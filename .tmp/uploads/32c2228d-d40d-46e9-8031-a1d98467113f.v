==> flow/design.v <==
`timescale 1ns / 1ps
module fifo_mem(
     i_clk,
     i_rest,
     i_wen,
     i_ren,
     i_data,
     o_data,
     o_addrw,
     o_addrr
    );
parameter 	DATA_WIDTH=8; 
parameter	DATA_DEPTH=16;
parameter	UP_BIT    =4;
input wire									i_clk;
input wire									i_rest;
input wire									i_wen;
input wire									i_ren;
input wire		[DATA_WIDTH-1 : 0] 	i_data;
output wire		[DATA_WIDTH-1 : 0] 	o_data;
output wire		[UP_BIT-1:0]			o_addrw;
output wire		[UP_BIT-1:0]         o_addrr;
reg		[UP_BIT-1:0]			n_addrw;
reg		[UP_BIT-1:0]         n_addrr;
reg		[DATA_WIDTH-1 : 0]   fifo_mem [0:DATA_DEPTH-1];
reg		[DATA_WIDTH-1 : 0]   n_o_data;
assign o_addrw = n_addrw;
assign o_addrr = n_addrr;
assign o_data  = n_o_data;
always @ (posedge i_clk) begin
		if ( i_rest == 1'b1) begin
				n_addrw = 'd0;
				n_addrr = 'd0;
				n_o_data= 'd0;
		end
		else begin
				if (i_wen == 1'b1) begin
				  fifo_mem[n_addrw] = i_data;
				  if (n_addrw < DATA_DEPTH) begin
				   			n_addrw = n_addrw + 1;
              end
              else begin
                        n_addrw = 'd0;
              end
            end
            else begin
								n_addrw = n_addrw;
				end
				if ( i_ren == 1'b1) begin
				    n_o_data = fifo_mem [n_addrr];
					if (n_addrr < DATA_DEPTH) begin
				   			n_addrr = n_addrr + 1;
               end
               else begin
                        n_addrr = 'd0;
               end
            end
            else begin
								n_addrr = n_addrr;
				end
          end
end
endmodule
From RTL to reports: fifo_mem. What the tools print for fifo_mem, step after step. Lines are those of the file above, counted from 1. Cell names lack the library's common part. The mark n/a stands for no value.

Top module: fifo_mem. Clock: i_clk. Cell library: sky130hd. Corner: tt_025C_1v80.

After elaboration. Yosys after proc, flatten, opt, wreduce and memory -nomap, before mapping. Print and check cells are not counted. Equal cells are merged and count once.

The figure for input port bits is 12. Flip-flop bits (word level): 144.

For eq/ne operators the number is 30. The entry for $add $sub $neg reads 2. The figure for mux-type cells is 35. The entry for $lt $le $gt $ge reads 2. The entry for reductions and logical operators reads 18.

Operators with widths (number): 8-bit parallel mux with 2-bit select (16); 15-bit OR reduction (16); 8-bit parallel mux with 16-bit select (1); 8-bit 2-to-1 mux (16); 4-bit equality test with constant B (16); 4-bit by 3-bit equality test with 1-bit output with constant B (8); 4-bit by 2-bit equality test with 1-bit output with constant B (4); 4-bit by 5-bit less-than comparator with 1-bit output with constant B (2); 4-bit by 1-bit adder with 4-bit output with constant B (2); 4-bit by 1-bit equality test with 1-bit output with constant B (2); 4-bit zero test (2); 4-bit 2-to-1 mux (2).

Depth. Longest topological path by Yosys (ltp), each cell counted once; first at word level (registers and memories cut), then after technology mapping (sequential cells cut; the memories' decode and read muxes count).

The entry for depth after elaboration reads 5. The figure for ABC_AREA is 1. Mapped depth: 18. Under mapped depth without buffers stands 17.

Synthesis result. Yosys stat after the flow's synthesis: flattened, memories mapped to cells. It holds for the ABC_AREA given above (unset counts as 0); a run with the other value may have another netlist. Totals and module areas in this step are rounded.

Cells by type (number): edfxtp_1 (128); nand2_1 (250); nand3_1 (181); inv_1 (157); and2_1 (88); dfxtp_1 (16); nor2_1 (71); a21oi_1 (33); nor2_4 (11); nand4_1 (17); ha_1 (8); o21a_1 (13); nand2_2 (13); o21ai_0 (16); o21ai_1 (12); o21bai_1 (8); nor2_2 (9); buf_2 (11).

Other cell types: 14; their cells: 48.

The figure for cells in the netlist is 1090. The figure for flip-flops is 144. The figure for sequential area is 4200 um^2. Under mapped area stands 8700 um^2.

Timing after synthesis. Source: OpenSTA report_checks on the synthesized netlist (no wires, ideal clock, input and output delay 20% of the period each), path of least setup slack; recovery checks are left aside. Register names are those of the netlist, which keeps one name where synthesis merged equal registers.

Path kind: input -> register. Start: input port i_rest. End: register n_addrr[1]. The figure for clock period is 4.29 ns. Under driving pins on the path stands 3. The figure for path slack is 0.283 ns. For launch time at the first pin the number is 0.858 ns. For library setup time the number is 0.083 ns. For path delay the number is 3.149 ns. Under data arrival time stands 3.924 ns. The figure for external input delay is 0.858 ns. Period reached after synthesis: 4.007 ns.

"path delay" = arrival - input delay + setup time. "driving pins on the path": output pins that drive a net of the path, with the launching flip-flop's if there is one; two outputs of one cell count as two. "period reached after synthesis" is the clock period less the worst setup slack; recovery checks do not enter. This is arithmetic on one report: input and output delays are still those of the set period (20% each). A register here has more assigning lines than the two given.

Cell sequence: inv_1 o21ai_0 a21oi_1.

RTL lines, path post-synthesis: from (decl) (line 16) `input wire i_rest;`; to (assign) (line 52) `n_addrr = n_addrr + 1;`; to (assign) (line 59) `n_addrr = n_addrr;`; to (decl) (line 24) `reg [UP_BIT-1:0] n_addrr;`.

Chain of elaborated cells between the ends: none given.

Worst path after layout. From the final timing report of job 1: the path of least setup slack in the routed layout; clock arrival at registers is part of the times.

Path kind: input -> register. Start: input port i_wen. End: register n_o_data[3]. The figure for external input delay is 0.95 ns. Under data arrival time stands 3.67 ns. The figure for path slack is 1.37 ns. The figure for clock period is 4.74 ns. Under driving pins on the path stands 13. For launch time at the first pin the number is 0.95 ns. For library setup time the number is 0.13 ns.

Between the ends stands the longest chain of elaborated cells between them, by number of cells; it is not shown to be the way that was timed. Of several equally long chains one is given. A line is the first line of the expression or statement that the cell stems from. Yosys adds cells for indexed reads and writes and turns some case tables into memories.

Cell sequence: clkdlybuf4s50_1 nand2_2 nor2_4 buf_2 nand3_1 nand3_1 nand3_1 nor2_1 nand2_1 nor2_1 nand3_1 nand2_1 a21oi_1. Under length of the longest elaborated chain stands 2. Under elaborated cells on any way between the ends stands 17. The figure for source lines of those cells is 2. Classes of those cells: mux (17).

RTL lines, path after layout: from (decl) (line 17) `input wire i_wen;`; 8-bit 2-to-1 mux (line 37) `if (i_wen == 1'b1) begin`; 8-bit parallel mux with 16-bit select (line 50) `n_o_data = fifo_mem [n_addrr];`; to (assign) (line 34) `n_o_data= 'd0;`; to (assign) (line 50); to (decl) (line 26) `reg [DATA_WIDTH-1 : 0] n_o_data;`.

--- measured runs ---
Stored flow runs of fifo_mem (2 of them; Yosys, OpenROAD, sky130hd). They differ in their settings and are not a sequence. Constraints: input delay and output delay 20% of the set period each, output load 0.01 pF. "clock period reached": clock period set for the run, less the worst setup slack. It is reckoned from that one timing run; input and output delays stay at 20% of the period that was set. "time on the worst setup path" means the part of the period allowed to the worst setup path (the constraints hold back 20% at inputs and 20% at outputs) less its slack; where the path has registers, the arrival times of their clocks count too. By "total power after layout" is meant OpenSTA's value without simulated activity: inputs other than the clock are taken to toggle once in ten clock periods, and the tool carries that through the logic. Measured values are rounded.

Files of job 1:
==> flow/run.sh <==
#!/bin/bash
# the make line also repeats the synthesis and layout settings of config.mk as NAME=value (left out here)
make -C /OpenROAD-flow-scripts/flow DESIGN_CONFIG=/design/flow/config.mk WORK_HOME=/design/flow/orfs CLKGATE_MAP_FILE= finish
==> flow/config.mk <==
export PLATFORM = sky130hd
export DESIGN_NAME = fifo_mem
export DESIGN_NICKNAME = fifo_mem
export VERILOG_FILES = /design/flow/design.v
export SDC_FILE = /design/flow/constraint.sdc
export NUM_CORES = 4
export LEC_CHECK = 0
export ABC_AREA = 1
export CAP_MARGIN = 35
export CELL_PAD_IN_SITES_GLOBAL_PLACEMENT = 2
export CORE_ASPECT_RATIO = 0.91
export CORE_MARGIN = 4
export CORE_UTILIZATION = 37
export CTS_CLUSTER_DIAMETER = 52
export GPL_TIMING_DRIVEN = 0
export MAX_ROUTING_LAYER = met5
export PLACE_DENSITY = 0.93
export SLEW_MARGIN = 25
export TNS_END_PERCENT = 70
==> flow/constraint.sdc <==
create_clock -name core_clock -period 4.74 [get_ports {i_clk}]
set_input_delay 0.9480 -clock core_clock [delete_from_list [all_inputs] [get_ports {i_clk}]]
set_output_delay 0.9480 -clock core_clock [all_outputs]
set_load 0.01 [all_outputs]

Results of job 1. For the setup slack of the worst path the run shows 1.4 ns. The synthesized cell area is 8700 um^2. The measured time on the worst setup path is 2.42 ns. Type of the worst setup path: input -> register. The total power after layout reads 3.6 mW. The measured worst hold slack after layout is 0.47 ns. The setup TNS is 0.000 ns. For the utilization after routing the run shows 43 %. For the standard-cell area after routing the run shows 9900 um^2. The measured clock period reached is 3.368 ns. The die outline area is 26000 um^2.

Files of job 2:
==> flow/run.sh <==
#!/bin/bash
# the make line also repeats the synthesis and layout settings of config.mk as NAME=value (left out here)
make -C /OpenROAD-flow-scripts/flow DESIGN_CONFIG=/design/flow/config.mk WORK_HOME=/design/flow/orfs CLKGATE_MAP_FILE= finish
==> flow/config.mk <==
export PLATFORM = sky130hd
export DESIGN_NAME = fifo_mem
export DESIGN_NICKNAME = fifo_mem
export VERILOG_FILES = /design/flow/design.v
export SDC_FILE = /design/flow/constraint.sdc
export NUM_CORES = 4
export LEC_CHECK = 0
export CAP_MARGIN = 20
export CORE_MARGIN = 2
export CORE_UTILIZATION = 40
export SLEW_MARGIN = 20
==> flow/constraint.sdc <==
create_clock -name core_clock -period 6.78 [get_ports {i_clk}]
set_input_delay 1.3560 -clock core_clock [delete_from_list [all_inputs] [get_ports {i_clk}]]
set_output_delay 1.3560 -clock core_clock [all_outputs]
set_load 0.01 [all_outputs]

Results of job 2. For the setup slack of the worst path the run shows 2.8 ns. The synthesized cell area is 7600 um^2. The measured time on the worst setup path is 2.61 ns. Type of the worst setup path: input -> register. The total power after layout reads 2.4 mW. The measured worst hold slack after layout is 0.56 ns. The setup TNS is 0.000 ns. For the utilization after routing the run shows 46 %. For the standard-cell area after routing the run shows 8600 um^2. The measured clock period reached is 3.968 ns. The die outline area is 20000 um^2.
--- end ---
